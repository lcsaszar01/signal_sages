==> flow/design.v <==
module final_controller(
		input clk,
		input not_r,
		input c_and_l,
		input en_s,
		input l_or_notc,
		output reg s_NR,
		output reg en_NR,
		output reg s_NG,
		output reg en_NG,
		output reg s_NY,
		output reg en_NY,
		output reg s_ER,
		output reg en_ER,
		output reg s_EG,
		output reg en_EG,
		output reg s_EY,
		output reg en_EY,
		output reg [1:0]s_IC,
		output reg en_IC
	);
	parameter RR1 = 4'd0;
	parameter GR = 4'd1;
	parameter YR = 4'd2;
	parameter RR2 = 4'd3;
	parameter RG = 4'd4;
	parameter RY = 4'd5;
	reg [3:0] state, next_state;
	initial state = RR1;
	always @(posedge clk)
		state <= next_state;
	always_ff@(posedge clk) begin
		s_NR = 0;
		en_NR = 0;
		s_NG = 0;
		en_NG = 0;
		s_NY = 0;
		en_NY = 0;
		s_ER = 0;
		en_ER = 0;
		s_EG = 0;
		en_EG = 0;
		s_EY = 0;
		en_EY = 0;
		s_IC = 2'b00;
		en_IC = 0;
		case(state)
			RR1: begin
				s_IC = 2'b01;
				en_IC = 1;
				s_NR = 1;
				en_NR = 1;
				s_NG = 0;
				en_NG = 1;
				s_NY = 0;
				en_NY = 1;
				s_ER = 1;
				en_ER = 1;
				s_EG = 0;
				en_EG = 1;
				s_EY = 0;
				en_EY = 1;
				if (not_r)
					next_state = GR;
				else
					next_state = RR1;
			end
			GR: begin
				s_IC = 2'b10;
				en_IC = 1;
				s_NR = 0;
				en_NR = 1;
				s_NG = 1;
				en_NG = 1;
				s_NY = 0;
				en_NY = 1;
				s_ER = 1;
				en_ER = 1;
				s_EG = 0;
				en_EG = 1;
				s_EY = 0;
				en_EY = 1;
				if (c_and_l)
					next_state = YR;
				else
					next_state = GR;
			end
			YR: begin
				s_IC = 2'b00;
				en_IC = 1;
				s_NR = 0;
				en_NR = 1;
				s_NG = 0;
				en_NG = 1;
				s_NY = 1;
				en_NY = 1;
				s_ER = 1;
				en_ER = 1;
				s_EG = 0;
				en_EG = 1;
				s_EY = 0;
				en_EY = 1;
				if (en_s)
					next_state = RR2;
				else
					next_state = YR;
			end
			RR2: begin
				s_IC = 2'b01;
				en_IC = 1;
				s_NR = 1;
				en_NR = 1;
				s_NG = 0;
				en_NG = 1;
				s_NY = 0;
				en_NY = 1;
				s_ER = 1;
				en_ER = 1;
				s_EG = 0;
				en_EG = 1;
				s_EY = 0;
				en_EY = 1;
				if (not_r)
					next_state = RG;
				else
					next_state = RR2;
			end
			RG: begin
				s_IC = 2'b11;
				en_IC = 1;
				s_NR = 1;
				en_NR = 1;
				s_NG = 0;
				en_NG = 1;
				s_NY = 0;
				en_NY = 1;
				s_ER = 0;
				en_ER = 1;
				s_EG = 1;
				en_EG = 1;
				s_EY = 0;
				en_EY = 1;
				if (l_or_notc)
					next_state = RY;
				else
					next_state = RG;
			end
			RY: begin
				s_IC = 2'b00;
				en_IC = 1;
				s_NR = 1;
				en_NR = 1;
				s_NG = 0;
				en_NG = 1;
				s_NY = 0;
				en_NY = 1;
				s_ER = 0;
				en_ER = 1;
				s_EG = 0;
				en_EG = 1;
				s_EY = 1;
				en_EY = 1;
				if (en_s)
					next_state = RR1;
				else
					next_state = RY;
			end
		endcase
	end
endmodule
module final_datapath (
	input R,
	input C,
	input S,
	input L,
	input clk,
	input s_NR,
	input en_NR,
	input s_NG,
	input en_NG,
	input s_NY,
	input en_NY,
	input s_ER,
	input en_ER,
	input s_EG,
	input en_EG,
	input s_EY,
	input en_EY,
	input [1:0]s_IC,
	input en_IC,
	output reg out_NR,
	output reg out_NG,
	output reg out_NY,
	output reg out_ER,
	output reg out_EG,
	output reg out_EY,
	output reg out_IC,
	output not_r,
	output c_and_l,
	output en_s,
	output l_or_notc
	);
	always @(posedge clk)
		if (en_NR)
			if (s_NR == 0)
				out_NR <= 0;
			else if (s_NR == 1)
				out_NR <= 1;
	always @(posedge clk)
		if (en_NG)
			if (s_NG == 0)
				out_NG <= 0;
			else if (s_NG == 1)
				out_NG <= 1;
	always @(posedge clk)
		if (en_NY)
			if (s_NY == 0)
				out_NY <= 0;
			else if (s_NY == 1)
				out_NY <= 1;
	always @(posedge clk)
		if (en_ER)
			if (s_ER == 0)
				out_ER <= 0;
			else if (s_ER == 1)
				out_ER <= 1;
	always @(posedge clk)
		if (en_EG)
			if (s_EG == 0)
				out_EG <= 0;
			else if (s_EG == 1)
				out_EG <= 1;
	always @(posedge clk)
		if (en_EY)
			if (s_EY == 0)
				out_EY <= 0;
			else if (s_EY == 1)
				out_EY <= 1;
	always @(posedge clk)
		if (en_IC)   
			if (s_IC == 2'b00)
				out_IC <= 1;
			else if (s_IC == 2'b01)
				out_IC <= R;
			else if (s_IC == 2'b10)
				out_IC <= ~(L & C);
			else if (s_IC == 2'b11)
				out_IC <= ~(L + ~C);
	assign not_r = ~R;
	assign c_and_l = C & L;
	assign en_s = S;
	assign l_or_notc = L | ~C;
endmodule
module jk_ff(
	input j,
	input k,
	input clk,
	input clr,
	output reg q);
	always @(posedge clk) begin
		if (!clr) begin
			q <= 1'b0;
		end
		else begin
			case({j,k})
				2'b00 : q <= q;
				2'b01 : q <= 0;
				2'b10 : q <= 1;
				2'b11 : q <= ~q;
			endcase
		end
	end
endmodule
module counter(
	input clk,
	input in_EN,
	input clr,
	output rcos,
	output rcol);
	wire qQ1, qQ2, qQ3, qQ4, t1, t2;
	jk_ff jk1(in_EN, in_EN, clk, clr, qQ1);
	and a1(t1, in_EN, qQ1);
	jk_ff jk2(t1, t1, clk, clr, qQ2);
	and a2(t2, t1, qQ2);
	jk_ff jk3(t2, t2, clk, clr, qQ3);
	and a3(rcos, t2, qQ3);
	jk_ff jk4(rcos, rcos, clk, clr, qQ4);
	and a4(rcol, rcos, qQ4);
endmodule
module final_path (
	input clk,
	input R,
	input C,
	input in_EN,
	output out_NR,
	output out_NG,
	output out_NY,
	output out_ER,
	output out_EG,
	output out_EY
	);
	wire s_NR;
	wire en_NR;
	wire s_NG;
	wire en_NG;
	wire s_NY;
	wire en_NY;
	wire s_ER;
	wire en_ER;
	wire s_EG;
	wire en_EG;
	wire s_EY;
	wire en_EY;
	wire [1:0]s_IC;
	wire en_IC;	
	wire out_IC;
	wire rcos;
	wire rcol;
	wire not_r;
	wire c_and_l;
	wire en_s;
	wire l_or_notc;
	final_datapath datapath(
		.R (R),
		.C (C),
		.S (rcos),
		.L (rcol),
		.clk (clk),
		.s_NR (s_NR),
		.en_NR (en_NR),
		.s_NG (s_NG),
		.en_NG (en_NG),
		.s_NY (s_NY),
		.en_NY (en_NY),
		.s_ER (s_ER),
		.en_ER (en_ER),
		.s_EG (s_EG),
		.en_EG (en_EG),
		.s_EY (s_EY),
		.en_EY (en_EY),
		.s_IC (s_IC),
		.en_IC (en_IC),
		.out_NR (out_NR),
		.out_NG (out_NG),
		.out_NY (out_NY),
		.out_ER (out_ER),
		.out_EG (out_EG),
		.out_EY (out_EY),
		.out_IC (out_IC),	
		.not_r (not_r),
		.c_and_l (c_and_l),
		.en_s (en_s),
		.l_or_notc (l_or_notc)
	);
	final_controller controller(
		.clk (clk),
		.not_r (not_r),
		.c_and_l (c_and_l),
		.en_s (en_s),
		.l_or_notc (l_or_notc),
		.s_NR (s_NR),
		.en_NR (en_NR),
		.s_NG (s_NG),
		.en_NG (en_NG),
		.s_NY (s_NY),
		.en_NY (en_NY),
		.s_ER (s_ER),
		.en_ER (en_ER),
		.s_EG (s_EG),
		.en_EG (en_EG),
		.s_EY (s_EY),
		.en_EY (en_EY),
		.s_IC (s_IC),
		.en_IC (en_IC)
	);
	counter counter(
		.clk (clk),
		.in_EN (in_EN),
		.clr (out_IC),
		.rcos (rcos),
		.rcol (rcol)
	);
endmodule
From RTL to reports: final_path --
What the tools print for final_path, step after step. Line numbers count from 1 in the design file above. Library cell names are shortened. A cell with n/a has no value.
Set-up: design top final_path, clock input clk, library sky130hd, corner tt_025C_1v80

Word level --
Counts by Yosys on the flattened word-level netlist (proc, flatten, opt, wreduce; memories kept). Register bits leave out memories and registers merged into their read ports (data or address). Print and check cells are left out.
Storage and ports: flip-flop bits (word level) 28, input port bits 4, output and inout port bits 6, word-level cells 90
Operators by class: add/subtract/negate cells 1, eq/ne operators 20, muxes and demuxes 22, bitwise logic cells 13, reduce/logical cells 13
Operators with widths (count):
- 4-bit parallel mux with 6-bit select | 1
- 2-bit == test (second input constant) | 10
- 1-bit 2-to-1 mux | 13
- 1-bit parallel mux with 3-bit select | 4
- 2-bit by 1-bit == test with 1-bit output (second input constant) | 5
- 2-bit logical NOT | 5
- 4-bit by 2-bit == test with 1-bit output (second input constant) | 2
- 4-bit by 3-bit == test with 1-bit output (second input constant) | 2
- 4-bit OR reduction | 2
- 1-bit NOT | 7
- 6-bit nonzero test | 1
- 6-bit OR reduction | 1
- 2-bit parallel mux with 3-bit select | 1
- 3-bit 2-to-1 mux | 2
- 1-bit AND | 5
- 4-bit by 1-bit == test with 1-bit output (second input constant) | 1
- 4-bit logical NOT | 1
- 4-bit nonzero test | 1
- 2-bit AND reduction | 1
- 2-bit OR reduction | 1
- 2-bit 2-to-1 mux | 1
- 1-bit adder | 1
- 1-bit OR | 1

Depth --
Yosys ltp: most cells in a row. Word level: on the elaborated netlist, between registers, memories and ports. Mapped: between sequential cells and ports; inverters and the memories' decode and read muxes count.
Logic depth: depth after elaboration 9, ABC_AREA 1, gate-level depth with buffers 8, depth with buffers taken out 8

Mapped cells and area --
Source: synth_stat.txt of the flow (Yosys; design flattened, memories mapped). It holds for the ABC_AREA given above (unset counts as 0); a run with the other value may have another netlist. Totals and module areas in this step are rounded.
Cells by type:
- dfxtp_1 | count 16, area in all 320.307 sq um
- edfxtp_1 | count 10, area in all 300.288 sq um
- nand2_1 | count 11, area in all 41.29 sq um
- inv_1 | count 9, area in all 33.782 sq um
- nor2_1 | count 9, area in all 33.782 sq um
- nor2_2 | count 5, area in all 31.28 sq um
- ha_1 | count 2, area in all 25.024 sq um
- nand3_1 | count 5, area in all 25.024 sq um
- o21ai_0 | count 5, area in all 25.024 sq um
- a21oi_1 | count 3, area in all 15.014 sq um
- inv_2 | count 4, area in all 15.014 sq um
- nand3b_1 | count 2, area in all 15.014 sq um
- nand4_1 | count 2, area in all 12.512 sq um
- a21o_1 | count 1, area in all 7.507 sq um
- nand2_2 | count 1, area in all 6.256 sq um
- nor4_1 | count 1, area in all 6.256 sq um
- o21ai_1 | count 1, area in all 5.005 sq um
Synthesis totals: cells in the netlist 87, mapped area 918 sq um, sequential part of the area 621 sq um, flip-flop cells 26, buffers 0

Timing after synthesis --
Source: OpenSTA report_checks on the synthesized netlist (no wires, ideal clock, input and output delay 20% of the period each), path of least setup slack; recovery checks are left aside. Register names are those of the netlist, which keeps one name where synthesis merged equal registers.
Timing after synthesis: path kind register to register, start register counter.jk1.q, end register datapath.out_IC, period 1.68 ns, data arrival time 1.152 ns, required time 1.418 ns, setup slack 0.266 ns, path delay 1.414 ns, stages on the path 8, buffers on the path 0, synthesis period reached 1.414 ns
"path delay" is the arrival time less input delay plus setup time. "stages on the path": output pins that drive a net of the path, with the launching flip-flop's if there is one; two outputs of one cell count as two. "synthesis period reached" is the clock period less the worst setup slack; recovery checks do not enter. This is arithmetic on one report: input and output delays are still those of the set period (20% each). Between the ends stands the longest chain of elaborated cells between them, by number of cells; it is not shown to be the way that was timed. Of several equally long chains one is given. Each line given opens the expression or statement behind the cell; cells for indexed reads and writes are added by Yosys, which also makes memories of some case tables. At most two assigning lines are given for a register; there are more.
Between the ends, after synthesis: cell sequence dfxtp_1 -> nand4_1 -> nor2_1 -> inv_1 -> ha_1 -> inv_1 -> o21ai_0 -> o21ai_0, length of the longest elaborated chain 9, elaborated cells on any way between the ends 11, those cells by class 1 x add/sub; 3 x mux; 7 x logic
RTL lines, path after synthesis:
- from (decl) | line 259 | output reg q);
- from (assign) | line 266 | 2'b00 : q <= q;
- from (assign) | line 269 | 2'b11 : q <= ~q;
- 1-bit AND | line 282 | and a1(t1, in_EN, qQ1);
- 1-bit AND | line 284 | and a2(t2, t1, qQ2);
- 1-bit AND | line 286 | and a3(rcos, t2, qQ3);
- 1-bit AND | line 288 | and a4(rcol, rcos, qQ4);
- 1-bit adder | line 248 | out_IC <= ~(L + ~C);
- 1-bit NOT | line 248
- 1-bit 2-to-1 mux | line 247 | else if (s_IC == 2'b11)
- 1-bit 2-to-1 mux | line 245 | else if (s_IC == 2'b10)
- 1-bit 2-to-1 mux | line 243 | else if (s_IC == 2'b01)
- to (assign) | line 246 | out_IC <= ~(L & C);
- to (assign) | line 248
- to (decl) | line 197 | output reg out_IC,

Timing after layout --
From the final timing report of flow run B: the path of least setup slack in the routed layout; clock arrival at registers is part of the times.
Timing after layout: path kind input to register, start input port in_EN, end register datapath.out_IC, period 2.32 ns, data arrival time 1.84 ns, required time 2.40 ns, setup slack 0.56 ns, stages on the path 8, buffers on the path 1
Between the ends stands the longest chain of elaborated cells between them, by number of cells; it is not shown to be the way that was timed. Of several equally long chains one is given. At most two assigning lines are given for a register; there are more.
Between the ends, after layout: cell sequence clkdlybuf4s50_1 -> nand4_1 -> nor2_2 -> inv_1 -> ha_1 -> inv_1 -> o21ai_0 -> o21ai_0, length of the longest elaborated chain 9, elaborated cells on any way between the ends 11, those cells by class 1 x add/sub; 3 x mux; 7 x logic
RTL lines, path after layout:
- from (decl) | line 294 | input in_EN,
- 1-bit AND | line 282 | and a1(t1, in_EN, qQ1);
- 1-bit AND | line 284 | and a2(t2, t1, qQ2);
- 1-bit AND | line 286 | and a3(rcos, t2, qQ3);
- 1-bit AND | line 288 | and a4(rcol, rcos, qQ4);
- 1-bit adder | line 248 | out_IC <= ~(L + ~C);
- 1-bit NOT | line 248
- 1-bit 2-to-1 mux | line 247 | else if (s_IC == 2'b11)
- 1-bit 2-to-1 mux | line 245 | else if (s_IC == 2'b10)
- 1-bit 2-to-1 mux | line 243 | else if (s_IC == 2'b01)
- to (assign) | line 246 | out_IC <= ~(L & C);
- to (assign) | line 248
- to (decl) | line 197 | output reg out_IC,

Design final_path on sky130hd. What follows are 2 stored runs of the flow, each under its own settings; their order means nothing. The constraints put input and output delay at 20% of the set period each and load the outputs with 0.01 pF.
"worst setup path time" means the part of the period allowed to the worst setup path (the constraints hold back 20% at inputs and 20% at outputs) less its slack; where the path has registers, the arrival times of their clocks count too.
"power": no workload was simulated; the value follows from the tool's default switching activity.
Measured values are rounded.
[flow run A] settings: period_ns=1.23, CORE_UTILIZATION=43, SETUP_SLACK_MARGIN=0.24, PLACE_DENSITY_LB_ADDON=0.25, HOLD_SLACK_MARGIN=0.07, CORE_ASPECT_RATIO=1.23, CORE_MARGIN=7, CELL_PAD_IN_SITES_DETAIL_PLACEMENT=2, ABC_AREA=0, CAP_MARGIN=20, SLEW_MARGIN=20
[flow run A] result: did not finish, routing stopped with DPL-0033
[flow run B] settings: period_ns=2.32, CORE_UTILIZATION=42, SETUP_SLACK_MARGIN=0.51, PLACE_DENSITY_LB_ADDON=0.24, CORE_ASPECT_RATIO=1.02, CORE_MARGIN=3, ABC_AREA=1, CAP_MARGIN=20, SLEW_MARGIN=20
[flow run B] result: chip area after synthesis (Yosys) 918 sq um, die area 2780 sq um, standard-cell area of the final layout 1090 sq um, worst setup slack after layout 0.562 ns, total negative slack 0.000 ns, worst hold slack 0.355 ns, power 1110 µW, worst setup path time 1.29 ns, worst setup path kind input to register
